==> flow/design.v <==
`timescale 1ns/100ps
module virtual_mem (input logic clk, reset,
						input logic instr_valid, instr_write,
						input logic [31:0] instr_address,
						input logic [31:0] instr_wdata_in,
						output logic [31:0] data_out,
						output logic system_ready
);
	logic CPU_valid, CPU_write, MMU_CPU_ready;
	logic [31:0] CPU_address, mem_CPU_data, CPU_mem_data;
	logic mem_mmu_ready, restart_instr, update_pt;
	CPU PROCESSOR (.clk(clk), .reset(reset), .valid_instr(CPU_valid), .CPU_write(CPU_write), .address(CPU_address),
						.MMU_ready(MMU_CPU_ready), .mem_ready(mem_mmu_ready), .mem_return_data(mem_CPU_data), .write_data_out(CPU_mem_data),
						.TOP_instr_valid(instr_valid), .instr_write(instr_write), .instr_address(instr_address),
						.instr_wdata_in(instr_wdata_in), .proc_done(system_ready), .proc_return_data(data_out)
	);
	logic [4-1:0] valid_PPN, invalid_PPN;
	logic mmu_mem_valid, mmu_mem_write, page_fault;
	logic [4-1:0] mmu_mem_ppn;
	logic [2-1:0] mmu_mem_offset;
	logic tlb_ready, tlb_miss, translation_request, new_entry_request;
	logic [4-1:0] translated_PPN;
	logic [6-1:0] tlb_mmu_VPN;
	logic [4-1:0] mmu_tlb_PPN;
	MMU MM_UNIT (.clk(clk), .reset(reset), .valid_instr(CPU_valid), .CPU_write(CPU_write), .address(CPU_address),
					 .MMU_ready(MMU_CPU_ready), .mem_ready(mem_mmu_ready), .restart_instr(restart_instr), .update_page_table(update_pt),
					 .valid_PPN(valid_PPN), .invalid_PPN(invalid_PPN), .MMU_valid(mmu_mem_valid), .MMU_write(mmu_mem_write),
					 .PPN_out(mmu_mem_ppn), .offset_out(mmu_mem_offset), .page_fault(page_fault), .tlb_ready(tlb_ready),
					 .tlb_miss(tlb_miss), .translated_PPN(translated_PPN), .translation_request(translation_request),
					 .VPN_out(tlb_mmu_VPN), .new_entry_request(new_entry_request), .tlb_PPN_out(mmu_tlb_PPN)
	);
	logic invalidate_trigger;
	tlb TLB (.clk(clk), .reset(reset), .translation_request(translation_request), .VPN_in(tlb_mmu_VPN), .new_entry_request(new_entry_request),
				.PPN_in(mmu_tlb_PPN), .tlb_ready(tlb_ready), .tlb_miss(tlb_miss), .translated_PPN(translated_PPN),
				.invalidate_trigger(invalidate_trigger), .invalid_PPN(invalid_PPN)
	);
	main_mem MEMORY (.clk(clk), .reset(reset), .MMU_valid(mmu_mem_valid), .MMU_write(mmu_mem_write), .CPU_wdata_in(CPU_mem_data),
						  .PPN_in(mmu_mem_ppn), .offset_in(mmu_mem_offset), .page_fault(page_fault), .mem_ready(mem_mmu_ready),
						  .restart_instr(restart_instr), .update_page_table(update_pt), .data_out(mem_CPU_data), .valid_PPN(valid_PPN),
						  .invalid_PPN(invalid_PPN), .invalidate_trigger(invalidate_trigger)
	);
endmodule
module CPU(
	input logic clk, reset,
	output logic valid_instr, CPU_write,
	output logic [31:0] address,
	input logic MMU_ready,
	input logic mem_ready,
	input logic [31:0] mem_return_data,
	output logic [31:0] write_data_out,
	input logic TOP_instr_valid,
	input logic instr_write,
	input logic [31:0] instr_address,
	input logic [31:0] instr_wdata_in,
	output logic proc_done,
	output logic [31:0] proc_return_data
);
	logic operation_in_progress;  
	always @(posedge clk) begin
		if (reset) begin
			valid_instr <= 1'b0;
			proc_done <= 1'b0;
			operation_in_progress <= 1'b0;
		end
		else if (TOP_instr_valid) begin
			if (MMU_ready) begin  
				valid_instr <= 1'b1;
				CPU_write <= instr_write;
				address <= instr_address;
				write_data_out <= instr_wdata_in;
				operation_in_progress <= 1'b1;
			end
		end 
		else if (MMU_ready && operation_in_progress) begin
			if (mem_ready) begin
				operation_in_progress <= 1'b0;
				proc_done <= 1'b1;
				proc_return_data <= mem_return_data;
			end
		end
		else begin
			valid_instr <= 1'b0;
			proc_done <= 1'b0;
		end
	end  
endmodule
From RTL to reports: CPU
Tool output for the design above, in the order of the flow.
Lines are those of the file above, counted from 1.
A cell with n/a has no value.
Set-up
  top module: CPU
  clock input: clk
  standard-cell library: sky130hd
  timing corner: tt_025C_1v80

After elaboration
Counts by Yosys on the flattened word-level netlist (proc, flatten, opt, wreduce; memories kept). Register bits leave out memories and registers merged into their read ports (data or address). Print and check cells are left out. Cells with the same type and inputs are merged into one.
Storage and ports
  flip-flop bits (word level): 100
  input port bits: 102
  output and inout bits: 99
Operators by class
  eq/ne operators: 3
  multiplexer cells: 8
  bitwise logic cells: 2
  reduce/logical cells: 8
Operator list (count)
  1-bit 2-to-1 mux: 8
  2-bit != test with constant B: 3
  3-bit AND reduction: 2
  2-bit AND reduction: 2
  2-bit nonzero test: 2
  4-bit AND reduction: 1
  1-bit inverter: 2
  1-bit logical AND: 1

Logic depth
Longest topological path by Yosys (ltp), each cell counted once; first at word level (registers and memories cut), then after technology mapping (sequential cells cut; the memories' decode and read muxes count).
Depth
  depth in word-level cells: 3
  ABC_AREA: 0
  mapped depth: 2

Mapped cells and area
Source: synth_stat.txt of the flow (Yosys; design flattened, memories mapped). It holds for the ABC_AREA given above (unset counts as 0); a run with the other value may have another netlist.
Synthesis totals
  cells in the netlist: 113
  chip area (Yosys): 3050.4 um^2
  flip-flops: 100
  buffer cells: 0
Cells by type
  sky130_fd_sc_hd__edfxtp_1: count 97, total area 2.91E+03 um^2
  sky130_fd_sc_hd__dfxtp_1: count 3, total area 60.058 um^2
  sky130_fd_sc_hd__a211oi_2: count 1, total area 12.512 um^2
  sky130_fd_sc_hd__a21bo_1: count 1, total area 10.01 um^2
  sky130_fd_sc_hd__a21oi_1: count 2, total area 10.01 um^2
  sky130_fd_sc_hd__a21oi_2: count 1, total area 8.758 um^2
  sky130_fd_sc_hd__nand2_1: count 2, total area 7.507 um^2
  sky130_fd_sc_hd__nand2b_1: count 1, total area 6.256 um^2
  sky130_fd_sc_hd__nand3_1: count 1, total area 5.005 um^2
  sky130_fd_sc_hd__nor3_1: count 1, total area 5.005 um^2
  sky130_fd_sc_hd__o21ai_0: count 1, total area 5.005 um^2
  sky130_fd_sc_hd__inv_1: count 1, total area 3.754 um^2
  sky130_fd_sc_hd__nor2_1: count 1, total area 3.754 um^2

Timing after synthesis
Path of least setup slack by OpenSTA after synthesis, without wires, with an ideal clock, recovery checks aside; 20% of the period is set as input and as output delay. Where synthesis merged equal registers, the netlist keeps one of their names.
Timing path post-synthesis
  kind: input-to-reg
  start point: input port MMU_ready
  end point: register CPU_write
  clock period: 3.94 ns
  external input delay: 0.788 ns
  library setup time: 0.488 ns
  launch time at the first pin: 0.788 ns
  arrival time: 3.580 ns
  slack: -0.128 ns
  delay of the path: 3.280 ns
  driving pins on the path: 2
  buffers on the path: 0
  synthesis period reached: 4.068 ns
"delay of the path" = arrival - input delay + setup time.
"driving pins on the path" counts driving pins, that of a launching flip-flop among them; a cell with two outputs on the path counts twice.
"synthesis period reached" = period - worst setup slack (recovery checks aside). The figure is calculated, with input and output delays left at 20% of the set period.
Between the ends stands the longest chain of elaborated cells between them, by number of cells; it is not shown to be the way that was timed. Of several equally long chains one is given.
Each line given opens the expression or statement behind the cell; cells for indexed reads and writes are added by Yosys, which also makes memories of some case tables.
On the way, post-synthesis
  path through: sky130_fd_sc_hd__nand2_1 -> sky130_fd_sc_hd__nor2_1
  cells in the longest elaborated chain: 1
  elaborated cells between the ends (all ways): 1
Ends and longest elaborated chain, post-synthesis
  start, declared: line 47  | input logic MMU_ready,
  3-bit AND reduction
  end, assigned: line 68  | CPU_write <= instr_write;
  end, declared: line 45  | output logic valid_instr, CPU_write,

Worst path after layout
Path of least setup slack in the final report of stored run 2 (OpenROAD, finished layout, wires in). Where an end is a register, its clock arrival counts in the times.
Timing path post-layout
  kind: input-to-reg
  start point: input port MMU_ready
  end point: register write_data_out[4]
  clock period: 2.83 ns
  external input delay: 0.57 ns
  library setup time: 0.30 ns
  launch time at the first pin: 0.57 ns
  arrival time: 1.90 ns
  slack: 0.96 ns
  driving pins on the path: 4
  buffers on the path: 2
Between the ends stands the longest chain of elaborated cells between them, by number of cells; it is not shown to be the way that was timed. Of several equally long chains one is given.
On the way, post-layout
  path through: sky130_fd_sc_hd__clkdlybuf4s50_1 -> sky130_fd_sc_hd__nand2_1 -> sky130_fd_sc_hd__nor2_4 -> sky130_fd_sc_hd__buf_4
  cells in the longest elaborated chain: 1
  elaborated cells between the ends (all ways): 1
Ends and longest elaborated chain, post-layout
  start, declared: line 47  | input logic MMU_ready,
  3-bit AND reduction
  end, assigned: line 70  | write_data_out <= instr_wdata_in;
  end, declared: line 50  | output logic [31:0] write_data_out,

Appendix: measured runs

Record of 2 stored runs of the RTL-to-layout flow on CPU, platform sky130hd. The runs are unordered. Constraints: input delay and output delay 20% of the set period each, output load 0.01 pF.
"achieved clock period (ns)" is the run's clock period less its worst setup slack. It is reckoned from that one timing run; input and output delays stay at 20% of the period that was set.
"worst setup path time (ns)" means the part of the period allowed to the worst setup path (the constraints hold back 20% at inputs and 20% at outputs) less its slack; where the path has registers, the arrival times of their clocks count too.

settings of stored run 1
{
  "period_ns": 4.76,
  "CORE_UTILIZATION": 58,
  "SETUP_SLACK_MARGIN": -0.41,
  "PLACE_DENSITY_LB_ADDON": 0.24,
  "CORE_MARGIN": 3,
  "CELL_PAD_IN_SITES_GLOBAL_PLACEMENT": 0,
  "TNS_END_PERCENT": 10,
  "GPL_TIMING_DRIVEN": 1,
  "GPL_ROUTABILITY_DRIVEN": 1,
  "CTS_CLUSTER_SIZE": 41,
  "CAP_MARGIN": 10,
  "SLEW_MARGIN": 20
}
report of stored run 1: did not finish, place, FLW-0024

settings of stored run 2
{
  "period_ns": 2.83,
  "CORE_UTILIZATION": 26,
  "SETUP_SLACK_MARGIN": 0.36,
  "PLACE_DENSITY_LB_ADDON": 0.16,
  "CORE_MARGIN": 7,
  "CTS_CLUSTER_DIAMETER": 233,
  "CAP_MARGIN": 20,
  "SLEW_MARGIN": 20
}
report of stored run 2
yosys chip area after synthesis (um^2): 3050.4
finish__design__die__area: 14961.0
finish__design__instance__area__stdcell: 5574.1
finish__design__instance__utilization: 0.4882
finish__timing__setup__ws: 0.960
finish__timing__setup__tns: 0.000
finish__timing__hold__ws: 0.469
achieved clock period (ns): 1.870
worst setup path time (ns): 1.30
worst setup path kind: input-to-reg
